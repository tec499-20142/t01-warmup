==> flow/design.v <==
module interfaceControl(
	input clk, 
	input reset, 
	input rx_data_ready, 
	input [7:0] rx_data, 
	output reg[7:0] data_a, 
	output reg[7:0] data_b,
	output reg[7:0] operation
	); 
	reg [7:0] data_a_temp; 
	reg [7:0] data_b_temp; 
	reg [7:0] operation_temp; 
	reg [1:0] state;
	wire rx_data_temp; 
	always_ff @(posedge clk)
		if(!reset)
			begin
				state <= 2'b00; 
			end
		else if(rx_data_ready)
			begin 
				state <= state + 1; 
			end
	 always_ff @(posedge clk) 
		if(!reset)
			begin 
				data_a <= 8'b0; 
				data_b <= 8'b0; 
				operation <= 8'b0; 
			end
		else 
		  begin 
		    case(state)
			   2'b00: operation_temp <= rx_data;
			   2'b01: data_a_temp <= rx_data; 
			   2'b10: data_b_temp <= rx_data;
			   2'b11:
			     begin 
			       operation <= operation_temp;
				     data_a <= data_a_temp;
				     data_b <= data_b_temp; 
			     end   
		    endcase
		  end 
endmodule 
======== Reports on interfaceControl ========
The steps from the RTL of interfaceControl to its reports follow in flow order.
Lines are those of the file above, counted from 1.
Operators carry their Yosys type and port widths (W data, S select, Z words).
Library cell names are shortened.
A cell with - has no value.
design
  design top .............................. interfaceControl
  clock port .............................. clk
  library ................................. sky130hd
  timing corner ........................... tt_025C_1v80

======== Word-level counts ========
Yosys after proc, flatten, opt, wreduce and memory -nomap, before mapping. Enables and synchronous resets that opt folds into registers are not counted as muxes. Memory bits, and registers merged into a memory's read port (data or address), are not among the register bits. Print and check cells are not counted. Equal cells are merged and count once.
bit counts
  bits in registers ....................... 50
  input bits .............................. 11
  elaborated cells ........................ 15
  output and inout port bits .............. 24
operators by class
  reductions and logical operators ........ 4
  add/sub/neg operators ................... 1
  equal/unequal tests ..................... 3
operators with widths
  kind                   count
  $reduce_and A2 Y1      3
  $eq A2 B2 Y1 const B   2
  $add A2 B1 Y2 const B  1
  $eq A2 B1 Y1 const B   1
  $logic_not A2 Y1       1

======== Depth ========
Yosys ltp: most cells in a row. Word level: on the elaborated netlist, between registers, memories and ports. Mapped: between sequential cells and ports; inverters and the memories' decode and read muxes count.
logic depth
  depth after elaboration ................. 2
  ABC_AREA ................................ 0
  depth in mapped cells ................... 5
  mapped depth without buffers ............ 4

======== After synthesis ========
Yosys stat after the flow's synthesis: flattened, memories mapped to cells. It holds for the ABC_AREA given above (unset counts as 0); a run with the other value may have another netlist.
The area totals of this step are shown rounded.
mapped netlist
  chip area (Yosys) ....................... 1800 um^2
  buffers ................................. 6
  sequential area ......................... 1200 um^2
  mapped cells ............................ 117
  mapped flip-flops ....................... 50
cell types
  type      count  area in all (um^2)
  edfxtp_1  24     720.691
  dfxtp_1   26     520.499
  mux2i_1   25     250.24
  nor2b_1   25     156.4
  ha_1      4      50.048
  buf_12    2      40.038
  and2_1    4      25.024
  buf_6     1      11.261
  buf_2     2      10.01
  xor2_1    1      8.758
  inv_1     2      7.507
  clkbuf_1  1      3.754

======== Timing after synthesis ========
Source: OpenSTA report_checks on the synthesized netlist (no wires, ideal clock, input and output delay 20% of the period each), path of least setup slack; recovery checks are left aside. Register names are those of the netlist, which keeps one name where synthesis merged equal registers.
path post-synthesis
  path kind ............................... register to register
  start ................................... register state[0]
  end ..................................... register data_a[0]
  path buffers ............................ 2
  path delay .............................. 1137 ps
  clock period ............................ 1110 ps
  stages on the path ...................... 6
  time at the first pin ................... 0 ps
  library setup time ...................... 116 ps
  required time ........................... 994 ps
  setup slack ............................. -27 ps
  arrival time ............................ 1021 ps
  synthesis period reached ................ 1137 ps
"path delay" = arrival - input delay + setup time.
"stages on the path" counts driving pins, that of a launching flip-flop among them; a cell with two outputs on the path counts twice.
"synthesis period reached" is the clock period less the worst setup slack; recovery checks do not enter. This is arithmetic on one report: input and output delays are still those of the set period (20% each).
The rows between start and end are the longest chain of elaborated cells between them; the timing report does not say that the signal goes this way. Where chains are equally long, one stands for them.
A line is the first line of the expression or statement that the cell stems from. Yosys adds cells for indexed reads and writes and turns some case tables into memories.
between the ends, post-synthesis
  cells stage by stage .................... dfxtp_1 -> ha_1 -> buf_6 -> buf_12 -> mux2i_1 -> nor2b_1
  length of the longest elaborated chain .. 1
  elaborated cells between the ends (all ways) .. 1
  RTL lines with such cells ............... 1
  those cells by class .................... eq/ne (1)
ends and longest elaborated chain, post-synthesis
  element             line  text
  start: declaration  13    reg [1:0] state;
  start: assignment   18    state <= 2'b00;
  start: assignment   22    state <= state + 1;
  $eq A2 B2 Y1        33    case(state)
  end: assignment     27    data_a <= 8'b0;
  end: assignment     40    data_a <= data_a_temp;
  end: declaration    6     output reg[7:0] data_a,

======== Worst path after layout ========
Path of least setup slack in the final report of run 1 (OpenROAD, finished layout, wires in). Where an end is a register, its clock arrival counts in the times.
The report prints the path's times to 10 ps; the period is as set.
path after layout
  path kind ............................... register to register
  start ................................... register state[1]
  end ..................................... register operation[6]
  required time ........................... 1050 ps
  time at the first pin ................... 300 ps
  clock period ............................ 859 ps
  path buffers ............................ 1
  library setup time ...................... 100 ps
  setup slack ............................. -280 ps
  stages on the path ...................... 5
  arrival time ............................ 1330 ps
The rows between start and end are the longest chain of elaborated cells between them; the timing report does not say that the signal goes this way. Where chains are equally long, one stands for them.
between the ends, after layout
  cells stage by stage .................... dfxtp_4 -> ha_4 -> buf_12 -> mux2i_2 -> nor2b_1
  length of the longest elaborated chain .. 1
  elaborated cells between the ends (all ways) .. 1
  RTL lines with such cells ............... 1
  those cells by class .................... eq/ne (1)
ends and longest elaborated chain, after layout
  element             line  text
  start: declaration  13    reg [1:0] state;
  start: assignment   18    state <= 2'b00;
  start: assignment   22    state <= state + 1;
  $eq A2 B2 Y1        33    case(state)
  end: assignment     29    operation <= 8'b0;
  end: assignment     39    operation <= operation_temp;
  end: declaration    8     output reg[7:0] operation

Design interfaceControl on sky130hd. What follows are 2 stored runs of the flow, each under its own settings; their order means nothing. The constraints put input and output delay at 20% of the set period each and load the outputs with 0.01 pF.
"period achieved" means the clock period less the worst setup slack. The figure is calculated, with input and output delays left at 20% of the set period.
"time on the worst setup path" is the time allowed to the run's worst setup path (the clock period less input and output delay, where it has them) less its slack. Clock arrival times count: a late capture clock shortens it, a late launch clock lengthens it.
"total power of the final layout" rests on the timing tool's default activity at the inputs, not on a simulated workload.
"time on the worst setup path" is known to 10 ps.
The measured numbers are rounded.

======== run 1 ========
==> flow/run.sh <==
#!/bin/bash
# the make line also repeats the synthesis and layout settings of config.mk as NAME=value (left out here)
make -C /OpenROAD-flow-scripts/flow DESIGN_CONFIG=/design/flow/config.mk WORK_HOME=/design/flow/orfs CLKGATE_MAP_FILE= finish
==> flow/config.mk <==
export PLATFORM = sky130hd
export DESIGN_NAME = interfaceControl
export DESIGN_NICKNAME = interfaceControl
export VERILOG_FILES = /design/flow/design.v
export SDC_FILE = /design/flow/constraint.sdc
export NUM_CORES = 4
export LEC_CHECK = 0
export ABC_AREA = 0
export CAP_MARGIN = 5
export CORE_ASPECT_RATIO = 0.52
export CORE_MARGIN = 2
export CORE_UTILIZATION = 54
export HOLD_SLACK_MARGIN = 0.06
export MIN_ROUTING_LAYER = met2
export SETUP_SLACK_MARGIN = -0.06
export SLEW_MARGIN = 20
export TNS_END_PERCENT = 10
==> flow/constraint.sdc <==
create_clock -name core_clock -period 0.859 [get_ports {clk}]
set_input_delay 0.1718 -clock core_clock [delete_from_list [all_inputs] [get_ports {clk}]]
set_output_delay 0.1718 -clock core_clock [all_outputs]
set_load 0.01 [all_outputs]

-------- measured, run 1 --------
  synthesis area .......................... 1800 um^2
  full die area ........................... 3800 um^2
  standard-cell area after routing ........ 2500 um^2
  utilization after routing ............... 0.77
  worst setup slack after layout .......... -280 ps
  sum of negative setup slack ............. -13000 ps
  worst hold slack in the final report .... 490 ps
  total power of the final layout ......... 4500 uW
  period achieved ......................... 1138 ps
  time on the worst setup path ............ 1140 ps
  kind of the worst setup path ............ register to register

======== run 2 ========
==> flow/run.sh <==
#!/bin/bash
# the make line also repeats the synthesis and layout settings of config.mk as NAME=value (left out here)
make -C /OpenROAD-flow-scripts/flow DESIGN_CONFIG=/design/flow/config.mk WORK_HOME=/design/flow/orfs CLKGATE_MAP_FILE= finish
==> flow/config.mk <==
export PLATFORM = sky130hd
export DESIGN_NAME = interfaceControl
export DESIGN_NICKNAME = interfaceControl
export VERILOG_FILES = /design/flow/design.v
export SDC_FILE = /design/flow/constraint.sdc
export NUM_CORES = 4
export LEC_CHECK = 0
export CAP_MARGIN = 20
export CORE_MARGIN = 2
export CORE_UTILIZATION = 40
export SETUP_SLACK_MARGIN = 0.3
export SLEW_MARGIN = 20
==> flow/constraint.sdc <==
create_clock -name core_clock -period 1.2 [get_ports {clk}]
set_input_delay 0.2400 -clock core_clock [delete_from_list [all_inputs] [get_ports {clk}]]
set_output_delay 0.2400 -clock core_clock [all_outputs]
set_load 0.01 [all_outputs]

-------- measured, run 2 --------
  synthesis area .......................... 1800 um^2
  full die area ........................... 5100 um^2
  standard-cell area after routing ........ 2500 um^2
  utilization after routing ............... 0.57
  worst setup slack after layout .......... 81 ps
  sum of negative setup slack ............. 0 ps
  worst hold slack in the final report .... 470 ps
  total power of the final layout ......... 3300 uW
  period achieved ......................... 1119 ps
  time on the worst setup path ............ 1120 ps
  kind of the worst setup path ............ register to register
